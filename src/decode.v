==> flow/design.v <==
`timescale 1ns / 1ps
module correction(
    input clk, rst,
    input  [6:0] code_in,  
    input  [2:0] syndrome_in,
    output [3:0] data_out
    );
    reg [6:0] corrected;
    always @(*) begin
        corrected = code_in;
        if (syndrome_in != 3'b000)
            corrected[7 - syndrome_in] = ~corrected[7 - syndrome_in];  
    end
    assign data_out = {corrected[4], corrected[2], corrected[1], corrected[0]};  
endmodule
`timescale 1ns / 1ps
module decode(
        input clk, rst,
        input [6:0] code_in,  
        output reg [2:0] syndrome,
        output reg [3:0] data_out
    );
    wire [2:0] i_syndrome;
    wire [3:0] i_data_out;
    syndrome u_syndrome_cal(
        .clk(clk),
        .rst(rst),
        .code_in(code_in),
        .syndrome(i_syndrome)
    );
    correction u_correction(
        .clk(clk),
        .rst(rst),
        .code_in(code_in),
        .syndrome_in(i_syndrome),
        .data_out(i_data_out)
    );
    always @(posedge clk) begin
        syndrome <= i_syndrome;
        data_out <= i_data_out;
    end
endmodule
`timescale 1ns / 1ps
module syndrome(
    input clk, rst,
    input [6:0] code_in,  
    output reg [2:0] syndrome
    );
    always @(posedge clk) begin
        syndrome[2] <= code_in[3] ^ code_in[2] ^ code_in[1] ^ code_in[0];  
        syndrome[1] <= code_in[5] ^ code_in[4] ^ code_in[1] ^ code_in[0];  
        syndrome[0] <= code_in[6] ^ code_in[4] ^ code_in[2] ^ code_in[0];  
    end
endmodule
Step by step through the tools: decode
What the tools print for decode, step after step.
Line numbers count from 1 in the design file above.
Operators carry their Yosys type and port widths (W data, S select, Z words).
{ "design": {"top_module": "decode", "clock": "clk", "lib": "sky130hd", "lib_corner": "tt_025C_1v80"} }

After elaboration
Counts by Yosys on the flattened word-level netlist (proc, flatten, opt, wreduce; memories kept). Register bits leave out memories and registers merged into their read ports (data or address); mux counts leave out enables and synchronous resets folded into registers. Print and check cells are left out. Cells with the same type and inputs are merged into one.
{ "word_totals": {"regBits": 10, "input_bits": 9} }
{ "op_classes": {"addsub": 2, "shifts": 3, "muxes": 1, "n_logic": 13, "n_reduce_logical": 1} }
{ "ops": {"columns": ["operator", "n"], "rows": [
  ["$shift A1 B33 Y5", 1],
  ["$shift A1 B33 Y5 const A", 1],
  ["$neg A32 Y33", 1],
  ["$xor A1 B1 Y1", 9],
  ["$shiftx A7 B4 Y1", 1],
  ["$and A5 B5 Y5", 1],
  ["$or A5 B5 Y5", 1],
  ["$not A5 Y5", 1],
  ["$mux W5", 1],
  ["$sub A3 B3 Y4 const A", 1],
  ["$reduce_bool A3 Y1", 1],
  ["$not A1 Y1", 1]
]} }

Longest topological paths
Yosys ltp: most cells in a row. Word level: on the elaborated netlist, between registers, memories and ports. Mapped: between sequential cells and ports; inverters and the memories' decode and read muxes count.
{ "logic_depth": {"depth_word": 7, "ABC_AREA": 0, "ltp_mapped": 7} }

Mapped cells and area
Yosys stat after the flow's synthesis: flattened, memories mapped to cells. It holds for the ABC_AREA given above (unset counts as 0); a run with the other value may have another netlist.
{ "synth_totals": {"cells": 49, "area_um2": 494.2, "flip_flops": 10} }
{ "types": {"columns": ["cell", "n", "type_area_um2"], "rows": [
  ["sky130_fd_sc_hd__dfxtp_1", 10, 200.192],
  ["sky130_fd_sc_hd__ha_1", 5, 62.56],
  ["sky130_fd_sc_hd__xnor2_1", 6, 52.55],
  ["sky130_fd_sc_hd__mux4_2", 1, 22.522],
  ["sky130_fd_sc_hd__o21ai_0", 4, 20.019],
  ["sky130_fd_sc_hd__xor2_1", 2, 17.517],
  ["sky130_fd_sc_hd__nand3_1", 3, 15.014],
  ["sky130_fd_sc_hd__inv_1", 3, 11.261],
  ["sky130_fd_sc_hd__nand2_1", 3, 11.261],
  ["sky130_fd_sc_hd__a21oi_1", 2, 10.01],
  ["sky130_fd_sc_hd__mux2i_1", 1, 10.01],
  ["sky130_fd_sc_hd__and4_1", 1, 8.758],
  ["sky130_fd_sc_hd__nand4b_1", 1, 8.758],
  ["sky130_fd_sc_hd__o2bb2ai_1", 1, 8.758],
  ["sky130_fd_sc_hd__o41ai_1", 1, 8.758],
  ["sky130_fd_sc_hd__nand3b_1", 1, 7.507],
  ["sky130_fd_sc_hd__nor2_1", 2, 7.507],
  ["sky130_fd_sc_hd__nand2b_1", 1, 6.256],
  ["sky130_fd_sc_hd__o21ai_1", 1, 5.005]
]} }
By module: a second synthesis without flattening, with its own total; a netlist apart from the flattened one above.
{ "hier_totals": {"cells_unflattened": 51, "hier_area_um2": 545.5} }
Rows give one instance, submodules left out.
{ "by_module": {"columns": ["mod", "n_inst", "n_cells", "mod_area_um2", "seq_area_um2"], "rows": [
  ["correction", 1, 33, 267.8, 0.0],
  ["decode", 1, 7, 140.1, 140.1],
  ["syndrome", 1, 11, 137.6, 60.1]
]} }

Path before layout
Path of least setup slack by OpenSTA after synthesis, without wires, with an ideal clock, recovery checks aside; 20% of the period is set as input and as output delay. Where synthesis merged equal registers, the netlist keeps one of their names.
{ "synth_path": {"kind": "register -> register", "startpoint": "register u_syndrome_cal.syndrome[1]", "endpoint": "register data_out[2]", "clock_period_ns": 1.81, "setup_ns": 0.074, "arrival_ns": 1.417, "path_slack_ns": 0.318, "path_delay_ns": 1.491, "driving_pins": 8, "synth_period_reached_ns": 1.492} }
"path_delay_ns" is the arrival time less input delay plus setup time.
"driving_pins" counts driving pins, that of a launching flip-flop among them; a cell with two outputs on the path counts twice.
"synth_period_reached_ns" = period - worst setup slack (recovery checks aside). The figure is calculated, with input and output delays left at 20% of the set period.
Between the ends stands the longest chain of elaborated cells between them, by number of cells; it is not shown to be the way that was timed. Of several equally long chains one is given.
Each line given opens the expression or statement behind the cell; cells for indexed reads and writes are added by Yosys, which also makes memories of some case tables.
{ "synth_via": {"cell_sequence": "sky130_fd_sc_hd__dfxtp_1 -> sky130_fd_sc_hd__ha_1 -> sky130_fd_sc_hd__ha_1 -> sky130_fd_sc_hd__inv_1 -> sky130_fd_sc_hd__ha_1 -> sky130_fd_sc_hd__nor2_1 -> sky130_fd_sc_hd__nand4b_1 -> sky130_fd_sc_hd__o21ai_0", "elab_chain_cells": 7} }
{ "synth_rtl": {"columns": ["item", "line_no", "text"], "rows": [
  ["start, declared", 47, "output reg [2:0] syndrome"],
  ["start, assigned", 51, "syndrome[1] <= code_in[5] ^ code_in[4] ^ code_in[1] ^ code_in[0];"],
  ["$sub A3 B3 Y4", 12, "corrected[7 - syndrome_in] = ~corrected[7 - syndrome_in];"],
  ["$neg A32 Y33", 12, null],
  ["$shift A1 B33 Y5", 12, null],
  ["$not A5 Y5", 12, null],
  ["$and A5 B5 Y5", 12, null],
  ["$or A5 B5 Y5", 12, null],
  ["$mux W5", 11, "if (syndrome_in != 3'b000)"],
  ["end, assigned", 40, "data_out <= i_data_out;"],
  ["end, declared", 21, "output reg [3:0] data_out"]
]} }

Worst path after layout
Path of least setup slack in the final report of run 2 (OpenROAD, finished layout, wires in). Where an end is a register, its clock arrival counts in the times.
{ "layout_path": {"kind": "input -> register", "startpoint": "input port code_in[0]", "endpoint": "register data_out[0]", "clock_period_ns": 2.42, "in_delay_ns": 0.48, "setup_ns": 0.11, "arrival_ns": 1.88, "path_slack_ns": 0.68, "driving_pins": 3} }
Between the ends stands the longest chain of elaborated cells between them, by number of cells; it is not shown to be the way that was timed. Of several equally long chains one is given.
{ "layout_via": {"cell_sequence": "sky130_fd_sc_hd__clkdlybuf4s50_1 -> sky130_fd_sc_hd__mux4_2 -> sky130_fd_sc_hd__o41ai_1", "elab_chain_cells": 5} }
{ "layout_rtl": {"columns": ["item", "line_no", "text"], "rows": [
  ["start, declared", 19, "input [6:0] code_in,"],
  ["$shiftx A7 B4 Y1", 12, "corrected[7 - syndrome_in] = ~corrected[7 - syndrome_in];"],
  ["$not A1 Y1", 12, null],
  ["$shift A1 B33 Y5", 12, null],
  ["$or A5 B5 Y5", 12, null],
  ["$mux W5", 11, "if (syndrome_in != 3'b000)"],
  ["end, assigned", 40, "data_out <= i_data_out;"],
  ["end, declared", 21, "output reg [3:0] data_out"]
]} }

Wiki page: decode / flow data

Top module decode; platform sky130hd; tools Yosys and OpenROAD; 2 stored runs in no particular order. Input and output delays are each 20% of the period that was set; the output load is 0.01 pF.
"achieved clock period (ns)" means the clock period less the worst setup slack. The figure is calculated, with input and output delays left at 20% of the set period.
"worst setup path time (ns)": the worst setup path's part of the clock period (all of it between registers, 20% less for each end at a port) less its slack. A launch clock that arrives late makes it longer, a capture clock that arrives late makes it shorter.
By "finish__power__total" is meant OpenSTA's value without simulated activity: inputs other than the clock are taken to toggle once in ten clock periods, and the tool carries that through the logic.

settings of run 1
{
  "period_ns": 2.02,
  "CORE_UTILIZATION": 41,
  "SETUP_SLACK_MARGIN": -0.15,
  "PLACE_DENSITY_LB_ADDON": 0.01,
  "HOLD_SLACK_MARGIN": 0.17,
  "CORE_MARGIN": 9,
  "CELL_PAD_IN_SITES_DETAIL_PLACEMENT": 2,
  "ABC_AREA": 0,
  "GPL_TIMING_DRIVEN": 1,
  "CTS_CLUSTER_SIZE": 75,
  "CTS_CLUSTER_DIAMETER": 79,
  "CAP_MARGIN": 35,
  "SLEW_MARGIN": 10,
  "MIN_ROUTING_LAYER": "met2"
}
report of run 1: did not finish, cts, DPL-0033

settings of run 2
{
  "period_ns": 2.42,
  "CAP_MARGIN": 20,
  "CORE_MARGIN": 2,
  "CORE_UTILIZATION": 40,
  "SLEW_MARGIN": 20
}
report of run 2
yosys chip area after synthesis (um^2): 494.2
finish__design__die__area: 1532.7
finish__design__instance__area__stdcell: 688.2
finish__design__instance__utilization: 0.6111
finish__timing__setup__ws: 0.677
finish__timing__setup__tns: 0.000
finish__timing__hold__ws: 0.426
finish__power__total: 5.657e-04
achieved clock period (ns): 1.743
worst setup path time (ns): 1.26
worst setup path kind: input -> register
